==> flow/design.v <==
module HexHEXI(Hex, S);
	input [3:0] S;
	output reg [0:6] Hex;
	wire A, B, C, D;
	assign A = S[3]; 
	assign B = S[2];
	assign C = S[1];
	assign D = S[0];
	assign Hex[0] = (~A & ~B & ~C & D) | (~A & B & ~C & ~D) | (A & ~B & C & D) | (A & B & ~C & D);
	assign Hex[1] = (B & C & ~D) | (A & C & D) | (A & B & ~D) | (~A & B & ~C & D);
	assign Hex[2] = (A & B & ~D) | (A & B & C) | (~A & ~B & C & ~D); 
	assign Hex[3] = (B & C & D) | (~A & ~B & ~C & D) | (~A & B & ~C & ~D) | (A & ~B & C & ~D);
	assign Hex[4] = (~A & D) | (~B & ~C & D) | (~A & B & ~C);
	assign Hex[5] = (~A & ~B & D) | (~A & ~B & C) | (~A & C & D) | (A & B & ~C & D);
	assign Hex[6] = (~A & ~B & ~C) | (~A & B & C & D) | (A & B & ~C & ~D);
endmodule
module Part1(SW, KEY, LEDG, LEDR, HEX0);
	input [1:0] SW;
	input [0:0] KEY;
	output [1:0]LEDR;
	output [0:0]LEDG;
	output logic [0:6]HEX0;
	logic [3:0] some_wires;
	assign LEDR = SW;
	Part1FSM theFSM(KEY, SW[0], SW[1], LEDG, some_wires);
	HexHEXI hex_display(HEX0, some_wires);
endmodule	
module Part1FSM(Clock, Reset, W, Z, y);
	input logic Clock, Reset, W;
	output logic Z = 0;
	logic [3:0] CurrentState, NextState;
	logic Enable;
	logic ClearN;
	output logic [3:0] y = 0;
	logic [2:0] t;
	assign t[0] = Enable & y[0];
	assign t[1] = t[0] & y[1];
	assign t[2] = t[1] & y[2];
	localparam  A = 4'h0,
				B = 4'h1,
				C = 4'h2,
				D = 4'h3,
				E = 4'h4,
				F = 4'h5,
				G = 4'h6,
				H = 4'h7,
				I = 4'h8;
	always_comb begin
		case(CurrentState)
		A: if (!W) NextState = B;
			else NextState = F;
		B: if (!W) NextState = C;
			else NextState = F;
		C: if (!W) NextState = D;
			else NextState = F;
		D: if (!W) NextState = E;
			else NextState = F;
		E: if (!W) NextState = E;
			else NextState = F;
		F: if (!W) NextState = B;
			else NextState = G;
		G: if (!W) NextState = B;
			else NextState = H;
		H: if (!W) NextState = B;
			else NextState = I;
		I: if (!W) NextState = B;
			else NextState = I;	
			default: NextState = 4'h0;  
		endcase
	end  
	always_ff @(posedge Clock) begin
		if (Reset) begin
			CurrentState <= A;
			Z <= 0;
			ClearN <= 0;
		end else begin
			CurrentState <= NextState;
			ClearN <= 1;
			if ((CurrentState == I) || (CurrentState ==  E)) begin
				Z <= 1;  
			end else Z <= 0;
		end
		y = CurrentState;
	end  
endmodule
module 	Part1FSM_testbench;
	logic Clock, Reset, W, Z, y;
	integer i;
	Part1FSM dut(Clock, Reset, W, Z, y);
	initial begin
		Reset = 0;
		W = 0;
		for (int i = 0; i < 20; i++)begin
			Clock = 0;
			#10
			Clock = 1; 
			#10
			$monitor(Z);
		end
		Reset = 1;
		Reset = 0;
		W = 1;
		for (i = 0; i < 20; i++)begin
			Clock = 0;
			#10
			Clock = 1; 
			#10
			$monitor(Z);
		end
		Reset = 1;
		W = 0;
		for (i = 0; i < 20; i++)begin
			Clock = 0;
			#10
			Clock = 1; 
			#10
			$monitor(Z);
		end
		Reset = 1;
		W = 1;
		for (i = 0; i < 20; i++)begin
			Clock = 0;
			#10
			Clock = 1; 
			#10
			$monitor(Z);
		end
	end	
endmodule	
* From RTL to reports: Part1 *
Tool output for the design above, in the order of the flow.
Lines are those of the file above, counted from 1.
Operators: Yosys type, input widths -> output width; for muxes data width and select width s.
Cell names lack the library's common part.
The mark - stands for no value.

inputs
  design top = Part1
  clock = KEY
  cell library = sky130hd
  library corner = tt_025C_1v80

* Word level *
Counts by Yosys on the flattened word-level netlist (proc, flatten, opt, wreduce; memories kept). Register bits leave out memories and registers merged into their read ports (data or address); mux counts leave out enables and synchronous resets folded into registers. Print and check cells are left out. Cells with the same type and inputs are merged into one.

operators by class
  equality and inequality tests = 8
  multiplexer cells = 9
  bitwise logic cells = 54
  reduce/logical cells = 4

operator list
  cell                count
  $and 1x1->1         32
  $pmux 4 s7          1
  $or 1x1->1          18
  $eq 4x3->1 const B  4
  $mux 3              5
  $eq 4x2->1 const B  2
  $not 1->1           4
  $reduce_or 2->1     2
  $eq 4x1->1 const B  1
  $eq 4x4->1 const B  1
  $logic_not 4->1     1
  $mux 4              1
  $mux 1              2
  $logic_or 1x1->1    1

word-level totals
  flip-flop bits (word level) = 9
  output and inout port bits = 10
  elaborated cells = 78

* Depth *
Longest topological path by Yosys (ltp), each cell counted once; first at word level (registers and memories cut), then after technology mapping (sequential cells cut; the memories' decode and read muxes count).

logic depth
  word-level depth = 7
  ABC_AREA = 0
  mapped depth = 4
  gate-level depth less buffers = 3

* After synthesis *
Yosys stat after the flow's synthesis: flattened, memories mapped to cells. It holds for the ABC_AREA given above (unset counts as 0); a run with the other value may have another netlist.
Totals and module areas in this step are rounded.

cell types
  cell type  count  area in all (µm²)
  dfxtp_1    9      180.173
  buf_4      5      37.536
  a21oi_1    6      30.029
  nor3b_1    4      30.029
  xnor2_1    3      26.275
  o21ai_0    4      20.019
  a21o_1     2      15.014
  buf_2      3      15.014
  nor4b_2    1      15.014
  nand2b_4   1      13.763
  nand2b_1   2      12.512
  nor2b_1    2      12.512
  nor4_1     2      12.512
  a2111o_1   1      11.261
  inv_1      3      11.261
  maj3_2     1      11.261
  nand2_1    3      11.261
  nor3_1     2      10.01

Not listed: further types 13, cells in them 13.

mapped netlist
  cell count = 67
  cell area after synthesis = 0.000573 mm²
  flip-flop cells = 9

By module: a second synthesis without flattening, with its own total; a netlist apart from the flattened one above.

second synthesis, totals
  cell total of the unflattened synthesis = 63
  area total of the unflattened synthesis = 0.000581 mm²

Rows give one instance, submodules left out.

by module
  module    times used  cells  area (mm²)
  Part1FSM  1           30     0.000362
  HexHEXI   1           31     0.000204
  Part1     1           2      0.000015

* Timing after synthesis *
Source: OpenSTA report_checks on the synthesized netlist (no wires, ideal clock, input and output delay 20% of the period each), path of least setup slack; recovery checks are left aside. Register names are those of the netlist, which keeps one name where synthesis merged equal registers.

timing path post-synthesis
  kind = register to output
  start = register theFSM.y[0]
  end = output HEX0[5]
  period = 1.71 ns
  output delay = 0.342 ns
  arrival time = 1.000 ns
  required time = 1.368 ns
  path slack = 0.368 ns
  delay of the path = 1.000 ns
  driving pins on the path = 5
  path buffers = 1
  period reached after synthesis = 1.342 ns

"delay of the path" is the arrival time less input delay plus setup time.
A path that ends at an output port has no setup time.
"driving pins on the path": output pins that drive a net of the path, with the launching flip-flop's if there is one; two outputs of one cell count as two.
"period reached after synthesis" is the clock period less the worst setup slack; recovery checks do not enter. This is arithmetic on one report: input and output delays are still those of the set period (20% each).
Between the ends stands the longest chain of elaborated cells between them, by number of cells; it is not shown to be the way that was timed. Of several equally long chains one is given.
Each line given opens the expression or statement behind the cell; cells for indexed reads and writes are added by Yosys, which also makes memories of some case tables.

on the way, post-synthesis
  cell sequence = dfxtp_1 > buf_4 > inv_1 > maj3_2 > o32ai_1
  cells in the longest elaborated chain = 4
  elaborated cells between the ends (all ways) = 6
  classes of those cells = 6 x logic

RTL lines, path post-synthesis
  item             RTL line  RTL
  start, declared  34        output logic [3:0] y = 0;
  start, assigned  83        y = CurrentState;
  $and 1x1->1      14        assign Hex[5] = (~A & ~B & D) | (~A & ~B & C) | (~A & C & D) | (A & B & ~C & D);
  $or 1x1->1 x3    14
  end, declared    22        output logic [0:6]HEX0;

* Worst path after layout *
From the final timing report of flow run A: the path of least setup slack in the routed layout; clock arrival at registers is part of the times.

timing path post-layout
  kind = register to output
  start = register theFSM.y[2]
  end = output HEX0[3]
  period = 1.66 ns
  output delay = 0.33 ns
  arrival time = 1.32 ns
  required time = 1.33 ns
  path slack = 0.01 ns
  driving pins on the path = 6
  path buffers = 2

Between the ends stands the longest chain of elaborated cells between them, by number of cells; it is not shown to be the way that was timed. Of several equally long chains one is given.

on the way, post-layout
  cell sequence = dfxtp_2 > buf_6 > and3b_2 > nor3_2 > a21oi_1 > buf_2
  cells in the longest elaborated chain = 7
  elaborated cells between the ends (all ways) = 15
  classes of those cells = 15 x logic

RTL lines, path post-layout
  item             RTL line  RTL
  start, declared  34        output logic [3:0] y = 0;
  start, assigned  83        y = CurrentState;
  $not 1->1        12        assign Hex[3] = (B & C & D) | (~A & ~B & ~C & D) | (~A & B & ~C & ~D) | (A & ~B & C & ~D);
  $and 1x1->1 x3   12
  $or 1x1->1 x3    12
  end, declared    22        output logic [0:6]HEX0;

## Implementation results

Settings and measured results of 2 stored flow runs for module Part1 (sky130hd), not sorted in any way. The constraints put input and output delay at 20% of the set period each and load the outputs with 0.01 pF.
"achieved clock period": clock period set for the run, less the worst setup slack. It is reckoned from that one timing run; input and output delays stay at 20% of the period that was set.
"worst setup path time" means the part of the period allowed to the worst setup path (the constraints hold back 20% at inputs and 20% at outputs) less its slack; where the path has registers, the arrival times of their clocks count too.
"power": no workload was simulated; the value follows from the tool's default switching activity.
The measured numbers are rounded.

Flow run A
==> flow/run.sh <==
#!/bin/bash
# the make line also repeats the synthesis and layout settings of config.mk as NAME=value (left out here)
make -C /OpenROAD-flow-scripts/flow DESIGN_CONFIG=/design/flow/config.mk WORK_HOME=/design/flow/orfs CLKGATE_MAP_FILE= finish
==> flow/config.mk <==
export PLATFORM = sky130hd
export DESIGN_NAME = Part1
export DESIGN_NICKNAME = Part1
export VERILOG_FILES = /design/flow/design.v
export SDC_FILE = /design/flow/constraint.sdc
export NUM_CORES = 4
export LEC_CHECK = 0
export ABC_AREA = 0
export CAP_MARGIN = 10
export CELL_PAD_IN_SITES_GLOBAL_PLACEMENT = 2
export CORE_ASPECT_RATIO = 0.6
export CORE_MARGIN = 2
export CORE_UTILIZATION = 36
export CTS_CLUSTER_DIAMETER = 119
export PLACE_DENSITY_LB_ADDON = 0.23
export SLEW_MARGIN = 20
export TNS_END_PERCENT = 100
==> flow/constraint.sdc <==
create_clock -name core_clock -period 1.66 [get_ports {KEY}]
set_input_delay 0.3320 -clock core_clock [delete_from_list [all_inputs] [get_ports {KEY}]]
set_output_delay 0.3320 -clock core_clock [all_outputs]
set_load 0.01 [all_outputs]

==> results of flow run A <==
chip area after synthesis (Yosys): 0.000573 mm²
die area: 0.00194 mm²
standard-cell area of the final layout: 0.000846 mm²
utilization: 55.4 %
worst setup slack after layout: 0.008 ns
total negative slack: 0.000 ns
worst hold slack: 0.469 ns
power: 0.816 mW
achieved clock period: 1.652 ns
worst setup path time: 1.32 ns
worst setup path kind: register to output

Flow run B
==> flow/run.sh <==
#!/bin/bash
# the make line also repeats the synthesis and layout settings of config.mk as NAME=value (left out here)
make -C /OpenROAD-flow-scripts/flow DESIGN_CONFIG=/design/flow/config.mk WORK_HOME=/design/flow/orfs CLKGATE_MAP_FILE= finish
==> flow/config.mk <==
export PLATFORM = sky130hd
export DESIGN_NAME = Part1
export DESIGN_NICKNAME = Part1
export VERILOG_FILES = /design/flow/design.v
export SDC_FILE = /design/flow/constraint.sdc
export NUM_CORES = 4
export LEC_CHECK = 0
export CAP_MARGIN = 20
export CORE_MARGIN = 4
export CORE_UTILIZATION = 29
export GPL_ROUTABILITY_DRIVEN = 0
export GPL_TIMING_DRIVEN = 0
export MAX_ROUTING_LAYER = met4
export PLACE_DENSITY_LB_ADDON = 0.3
export SLEW_MARGIN = 20
==> flow/constraint.sdc <==
create_clock -name core_clock -period 1.18 [get_ports {KEY}]
set_input_delay 0.2360 -clock core_clock [delete_from_list [all_inputs] [get_ports {KEY}]]
set_output_delay 0.2360 -clock core_clock [all_outputs]
set_load 0.01 [all_outputs]

==> results of flow run B <==
chip area after synthesis (Yosys): 0.000573 mm²
die area: 0.00275 mm²
standard-cell area of the final layout: 0.000923 mm²
utilization: 51.2 %
worst setup slack after layout: -0.376 ns
total negative slack: -2.18 ns
worst hold slack: 0.253 ns
power: 1.19 mW
achieved clock period: 1.556 ns
worst setup path time: 1.32 ns
worst setup path kind: register to output
