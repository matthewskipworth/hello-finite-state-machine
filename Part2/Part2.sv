==> flow/design.v <==
module HexHEXI(Hex, S);
	input [3:0] S;
	output reg [0:6] Hex;
	wire A, B, C, D;
	assign A = S[3]; 
	assign B = S[2];
	assign C = S[1];
	assign D = S[0];
	assign Hex[0] = (~A & ~B & ~C & D) | (~A & B & ~C & ~D) | (A & ~B & C & D) | (A & B & ~C & D);
	assign Hex[1] = (B & C & ~D) | (A & C & D) | (A & B & ~D) | (~A & B & ~C & D);
	assign Hex[2] = (A & B & ~D) | (A & B & C) | (~A & ~B & C & ~D); 
	assign Hex[3] = (B & C & D) | (~A & ~B & ~C & D) | (~A & B & ~C & ~D) | (A & ~B & C & ~D);
	assign Hex[4] = (~A & D) | (~B & ~C & D) | (~A & B & ~C);
	assign Hex[5] = (~A & ~B & D) | (~A & ~B & C) | (~A & C & D) | (A & B & ~C & D);
	assign Hex[6] = (~A & ~B & ~C) | (~A & B & C & D) | (A & B & ~C & ~D);
endmodule
module Mod_Ten_Counter(w1, w0, Reset, Clock, z);
	input w1, w0, Reset, Clock;
	output logic [3:0] z = 0;
	logic [3:0] CurrentState, NextState;
	localparam  
			A = 4'h0,
			B = 4'h1,
			C = 4'h2,
			D = 4'h3,
			E = 4'h4,
			F = 4'h5,
			G = 4'h6,
			H = 4'h7,
			I = 4'h8,
			J = 4'h9;
	always_comb begin
		case(CurrentState)
		A: if (!w1 && !w0) NextState = A;
			else if (!w1 && w0) NextState = B;
			else if (w1 && !w0) NextState = C;
			else   NextState = J;
		B: if (!w1 && !w0) NextState = B;
			else if (!w1 && w0) NextState = C;
			else if (w1 && !w0) NextState = D;
			else   NextState = A;
		C: if (!w1 && !w0) NextState = C;
			else if (!w1 && w0) NextState = D;
			else if (w1 && !w0) NextState = E;
			else   NextState = B;
		D: if (!w1 && !w0) NextState = D;
			else if (!w1 && w0) NextState = E;
			else if (w1 && !w0) NextState = F;
			else   NextState = C;
		E: if (!w1 && !w0) NextState = E;
			else if (!w1 && w0) NextState = F;
			else if (w1 && !w0) NextState = G;
			else   NextState = D;
		F: if (!w1 && !w0) NextState = F;
			else if (!w1 && w0) NextState = G;
			else if (w1 && !w0) NextState = H;
			else   NextState = E;
		G: if (!w1 && !w0) NextState = G;
			else if (!w1 && w0) NextState = H;
			else if (w1 && !w0) NextState = I;
			else   NextState = F;
		H: if (!w1 && !w0) NextState = H;
			else if (!w1 && w0) NextState = I;
			else if (w1 && !w0) NextState = J;
			else   NextState = G;
		I: if (!w1 && !w0) NextState = I;
			else if (!w1 && w0) NextState = J;
			else if (w1 && !w0) NextState = A;
			else   NextState = H;
		J: if (!w1 && !w0) NextState = J;
			else if (!w1 && w0) NextState = A;
			else if (w1 && !w0) NextState = B;
			else   NextState = I;	
			default: NextState = 4'h0;  
		endcase
	end
	always_ff @(posedge Clock) begin
		if (Reset) begin
			CurrentState <= A;
			z <= 0;
		end else begin
			CurrentState <= NextState;
			z <= CurrentState;
		end
	end 
endmodule	
module Mod_Ten_Counter_testbench;
	logic w1, w0, Clock, Reset;
	logic [3:0] z = 0;
	integer i;
	Mod_Ten_Counter DeviceUnderTest(w1, w0, Reset, Clock, z);
	initial begin
		Reset = 0;  
		w1 = 0;
		w0 = 0;
		for (i = 0; i < 19; i++) begin
			Clock = 1;
			#10;
			Clock = 0;
			#10;
		end
		w1 = 0;
		w0 = 1;
		for (i = 0; i < 19; i++) begin
			Clock = 1;
			#10;
			Clock = 0;
			#10;
		end
		w1 = 1;
		w0 = 0;
		for (i = 0; i < 19; i++) begin
			Clock = 1;
			#10;
			Clock = 0;
			#10;
		end
		w1 = 1;
		w0 = 1;
		for (i = 0; i < 19; i++) begin
			Clock = 1;
			#10;
			Clock = 0;
			#10;
		end
		Reset = 1;  
		w1 = 0;
		w0 = 0;
		for (i = 0; i < 19; i++) begin
			Clock = 1;
			#10;
			Clock = 0;
			#10;
		end
		w1 = 0;
		w0 = 1;
		for (i = 0; i < 19; i++) begin
			Clock = 1;
			#10;
			Clock = 0;
			#10;
		end
		w1 = 1;
		w0 = 0;
		for (i = 0; i < 19; i++) begin
			Clock = 1;
			#10;
			Clock = 0;
			#10;
		end
		w1 = 1;
		w0 = 1;
		for (i = 0; i < 19; i++) begin
			Clock = 1;
			#10;
			Clock = 0;
			#10;
		end
	end	
endmodule	
module Part2(SW, HEX0, LEDR, KEY);
		input [2:0] SW;
		output [2:0] LEDR;
		input [0:0] KEY;
		output [0:6] HEX0;
		assign LEDR = SW;
		logic [3:0] a_four_bit_wire;
		Mod_Ten_Counter SirCountsAlot(SW[2], SW[1], SW[0], KEY, a_four_bit_wire);
		HexHEXI HexDecoder(HEX0, a_four_bit_wire);
endmodule
### Tool chain data of Part2

Tool output for the design above, in the order of the flow.
Line numbers count from 1 in the design file above.
Cell names lack the library's common part.
A cell with -- has no value.

| design | value |
|---|---|
| top module | Part2 |
| clock | KEY |
| standard-cell library | sky130hd |
| timing corner | tt_025C_1v80 |

### Elaborated design

Counts by Yosys on the flattened word-level netlist (proc, flatten, opt, wreduce; memories kept). Register bits leave out memories and registers merged into their read ports (data or address); mux counts leave out enables and synchronous resets folded into registers. Print and check cells are left out.

| storage and ports | value |
|---|---|
| register bits after elaboration | 8 |
| input bits | 4 |
| output and inout port bits | 10 |
| cells after elaboration | 102 |

| operators by class | value |
|---|---|
| equality and inequality tests | 9 |
| mux-type cells | 31 |
| bitwise logic cells | 54 |
| reduce/logical cells | 6 |

Operators by type and width:

| operator | number |
|---|---|
| two-way mux 4 bit | 24 |
| parallel mux 4 bit (select 10 bit) | 1 |
| bitwise AND 1 bit | 32 |
| bitwise OR 1 bit | 18 |
| equality test 4 x 3 -> 1 bit (second input constant) | 4 |
| two-way mux 3 bit | 4 |
| equality test 4 x 2 -> 1 bit (second input constant) | 2 |
| equality test 4 bit (second input constant) | 2 |
| NOT 1 bit | 4 |
| equality test 4 x 1 -> 1 bit (second input constant) | 1 |
| logical NOT 4 bit | 1 |
| two-way mux 2 bit | 2 |
| logical AND 1 bit | 3 |
| logical NOT 1 bit | 2 |

### Depth

Depth = most cells in a row (Yosys ltp): at word level without a register or memory, in the mapped netlist without a sequential cell, where the memories' decode and read muxes count.

| logic depth | value |
|---|---|
| word-level depth | 7 |
| ABC_AREA | 0 |
| gate-level depth with buffers | 5 |

### Netlist

Source: synth_stat.txt of the flow (Yosys; design flattened, memories mapped). It holds for the ABC_AREA given above (unset counts as 0); a run with the other value may have another netlist.
Totals and module areas in this step are rounded.

| mapped netlist | value |
|---|---|
| standard cells after synthesis | 91 |
| chip area (Yosys) | 720 µm² |
| flip-flop cells | 8 |

Cell types:

| cell | number | total area (µm²) |
|---|---|---|
| dfxtp_1 | 8 | 160.154 |
| ha_1 | 7 | 87.584 |
| a21oi_1 | 7 | 35.034 |
| nor3b_1 | 4 | 30.029 |
| o21ai_0 | 5 | 25.024 |
| buf_4 | 3 | 22.522 |
| inv_1 | 6 | 22.522 |
| nor2_1 | 5 | 18.768 |
| or3_1 | 3 | 18.768 |
| nand4b_1 | 2 | 17.517 |
| buf_2 | 3 | 15.014 |
| nand2_1 | 4 | 15.014 |
| o211ai_2 | 1 | 12.512 |
| clkbuf_1 | 3 | 11.261 |
| nand4bb_1 | 1 | 11.261 |
| a41o_1 | 1 | 10.01 |
| maj3_1 | 1 | 10.01 |
| nor3_1 | 2 | 10.01 |

Not listed: further types 25, cells in them 25.
The figures by module come from a second, unflattened synthesis with its own total; it is not the netlist above.

| second synthesis, totals | value |
|---|---|
| cell total of the unflattened synthesis | 90 |
| area (unflattened synthesis) | 720 µm² |

Rows give one instance, submodules left out.

Modules:

| module | times used | cells | area (µm²) | seq. area (µm²) |
|---|---|---|---|---|
| Mod_Ten_Counter | 1 | 56 | 490 | 160 |
| HexHEXI | 1 | 31 | 200 | 0.0 |
| Part2 | 1 | 3 | 23 | 0.0 |

### Path before layout

Path of least setup slack by OpenSTA after synthesis, without wires, with an ideal clock, recovery checks aside; 20% of the period is set as input and as output delay. Where synthesis merged equal registers, the netlist keeps one of their names.

| timing path after synthesis | value |
|---|---|
| kind | flip-flop to output port |
| start point | register SirCountsAlot.z[2] |
| end point | output HEX0[0] |
| period | 2740 ps |
| time at the first pin | 0 ps |
| arrival | 1125 ps |
| required time | 2192 ps |
| slack | 1067 ps |
| path delay | 1125 ps |
| stages on the path | 5 |
| path buffers | 1 |
| period reached after synthesis | 1673 ps |

"path delay" = arrival - input delay + setup time.
A path that ends at an output port has no setup time.
"stages on the path" counts driving pins, that of a launching flip-flop among them; a cell with two outputs on the path counts twice.
"period reached after synthesis" = period - worst setup slack (recovery checks aside). The figure is calculated, with input and output delays left at 20% of the set period.
Between the ends stands the longest chain of elaborated cells between them, by number of cells; it is not shown to be the way that was timed. Of several equally long chains one is given.
Each line given opens the expression or statement behind the cell; cells for indexed reads and writes are added by Yosys, which also makes memories of some case tables.

| on the way, after synthesis | value |
|---|---|
| cell sequence | dfxtp_1 > clkbuf_1 > nor3b_1 > a21oi_1 > o21ai_0 |
| length of the longest elaborated chain | 7 |
| elaborated cells between the ends (all ways) | 16 |
| classes of those cells | 16 x logic |

Ends and longest elaborated chain, after synthesis:

| what | line | RTL |
|---|---|---|
| start, declared | 19 | `output logic [3:0] z = 0;` |
| start, assigned | 80 | `z <= 0;` |
| start, assigned | 83 | `z <= CurrentState;` |
| NOT 1 bit | 9 | `assign Hex[0] = (~A & ~B & ~C & D) \| (~A & B & ~C & ~D) \| (A & ~B & C & D) \| (A & B & ~C & D);` |
| bitwise AND 1 bit (3 in a row) | 9 |  |
| bitwise OR 1 bit (3 in a row) | 9 |  |
| end, declared | 165 | `output [0:6] HEX0;` |

### Worst path after layout

From the final timing report of run 1: the path of least setup slack in the routed layout; clock arrival at registers is part of the times.
The report prints the path's times to 10 ps; the period is as set.

| timing path post-layout | value |
|---|---|
| kind | flip-flop to output port |
| start point | register SirCountsAlot.z[2] |
| end point | output HEX0[2] |
| period | 1760 ps |
| time at the first pin | 260 ps |
| arrival | 1280 ps |
| required time | 1410 ps |
| slack | 130 ps |
| stages on the path | 6 |
| path buffers | 2 |

Between the ends stands the longest chain of elaborated cells between them, by number of cells; it is not shown to be the way that was timed. Of several equally long chains one is given.

| on the way, post-layout | value |
|---|---|
| cell sequence | dfxtp_4 > buf_4 > nor2_2 > a21oi_2 > o22ai_1 > buf_2 |
| length of the longest elaborated chain | 5 |
| elaborated cells between the ends (all ways) | 9 |
| classes of those cells | 9 x logic |

Ends and longest elaborated chain, post-layout:

| what | line | RTL |
|---|---|---|
| start, declared | 19 | `output logic [3:0] z = 0;` |
| start, assigned | 80 | `z <= 0;` |
| start, assigned | 83 | `z <= CurrentState;` |
| NOT 1 bit | 11 | `assign Hex[2] = (A & B & ~D) \| (A & B & C) \| (~A & ~B & C & ~D);` |
| bitwise AND 1 bit (3 in a row) | 11 |  |
| bitwise OR 1 bit | 11 |  |
| end, declared | 165 | `output [0:6] HEX0;` |

Wiki page: Part2 / flow data

Below are 2 stored runs of the flow (Yosys, OpenROAD; platform sky130hd) on Part2, each with its settings and what was measured, unordered. Constraints: input delay and output delay 20% of the set period each, output load 0.01 pF.
"clock period reached" is the run's clock period less its worst setup slack. It is reckoned from that one timing run; input and output delays stay at 20% of the period that was set.
"critical path time" means the part of the period allowed to the worst setup path (the constraints hold back 20% at inputs and 20% at outputs) less its slack; where the path has registers, the arrival times of their clocks count too.
"critical path time" is known to 10 ps.
The measured numbers are rounded.
A setting shown as -- is not set for that run.

| setting or result | run 1 | run 2 |
|---|---|---|
| period_ns | 1.76 | 2.13 |
| SETUP_SLACK_MARGIN | 0.09 | -0.18 |
| CAP_MARGIN | 20 | 20 |
| CORE_MARGIN | 2 | 2 |
| CORE_UTILIZATION | 40 | 37 |
| SLEW_MARGIN | 20 | 20 |
| PLACE_DENSITY_LB_ADDON | -- | 0.1 |
| CELL_PAD_IN_SITES_GLOBAL_PLACEMENT | -- | 2 |
| GPL_TIMING_DRIVEN | -- | 1 |
| CTS_CLUSTER_DIAMETER | -- | 308 |
| overall die area (µm²) | 2200 | 2300 |
| critical path time (ps) | 1280 | 1780 |
| worst setup path type | flip-flop to output port | flip-flop to output port |
| clock period reached (ps) | 1628 | 2211 |
| smallest setup slack (ps) | 130 | -81 |
| mapped cell area after synthesis (µm²) | 720 | 720 |
| standard-cell area after layout (µm²) | 980 | 940 |
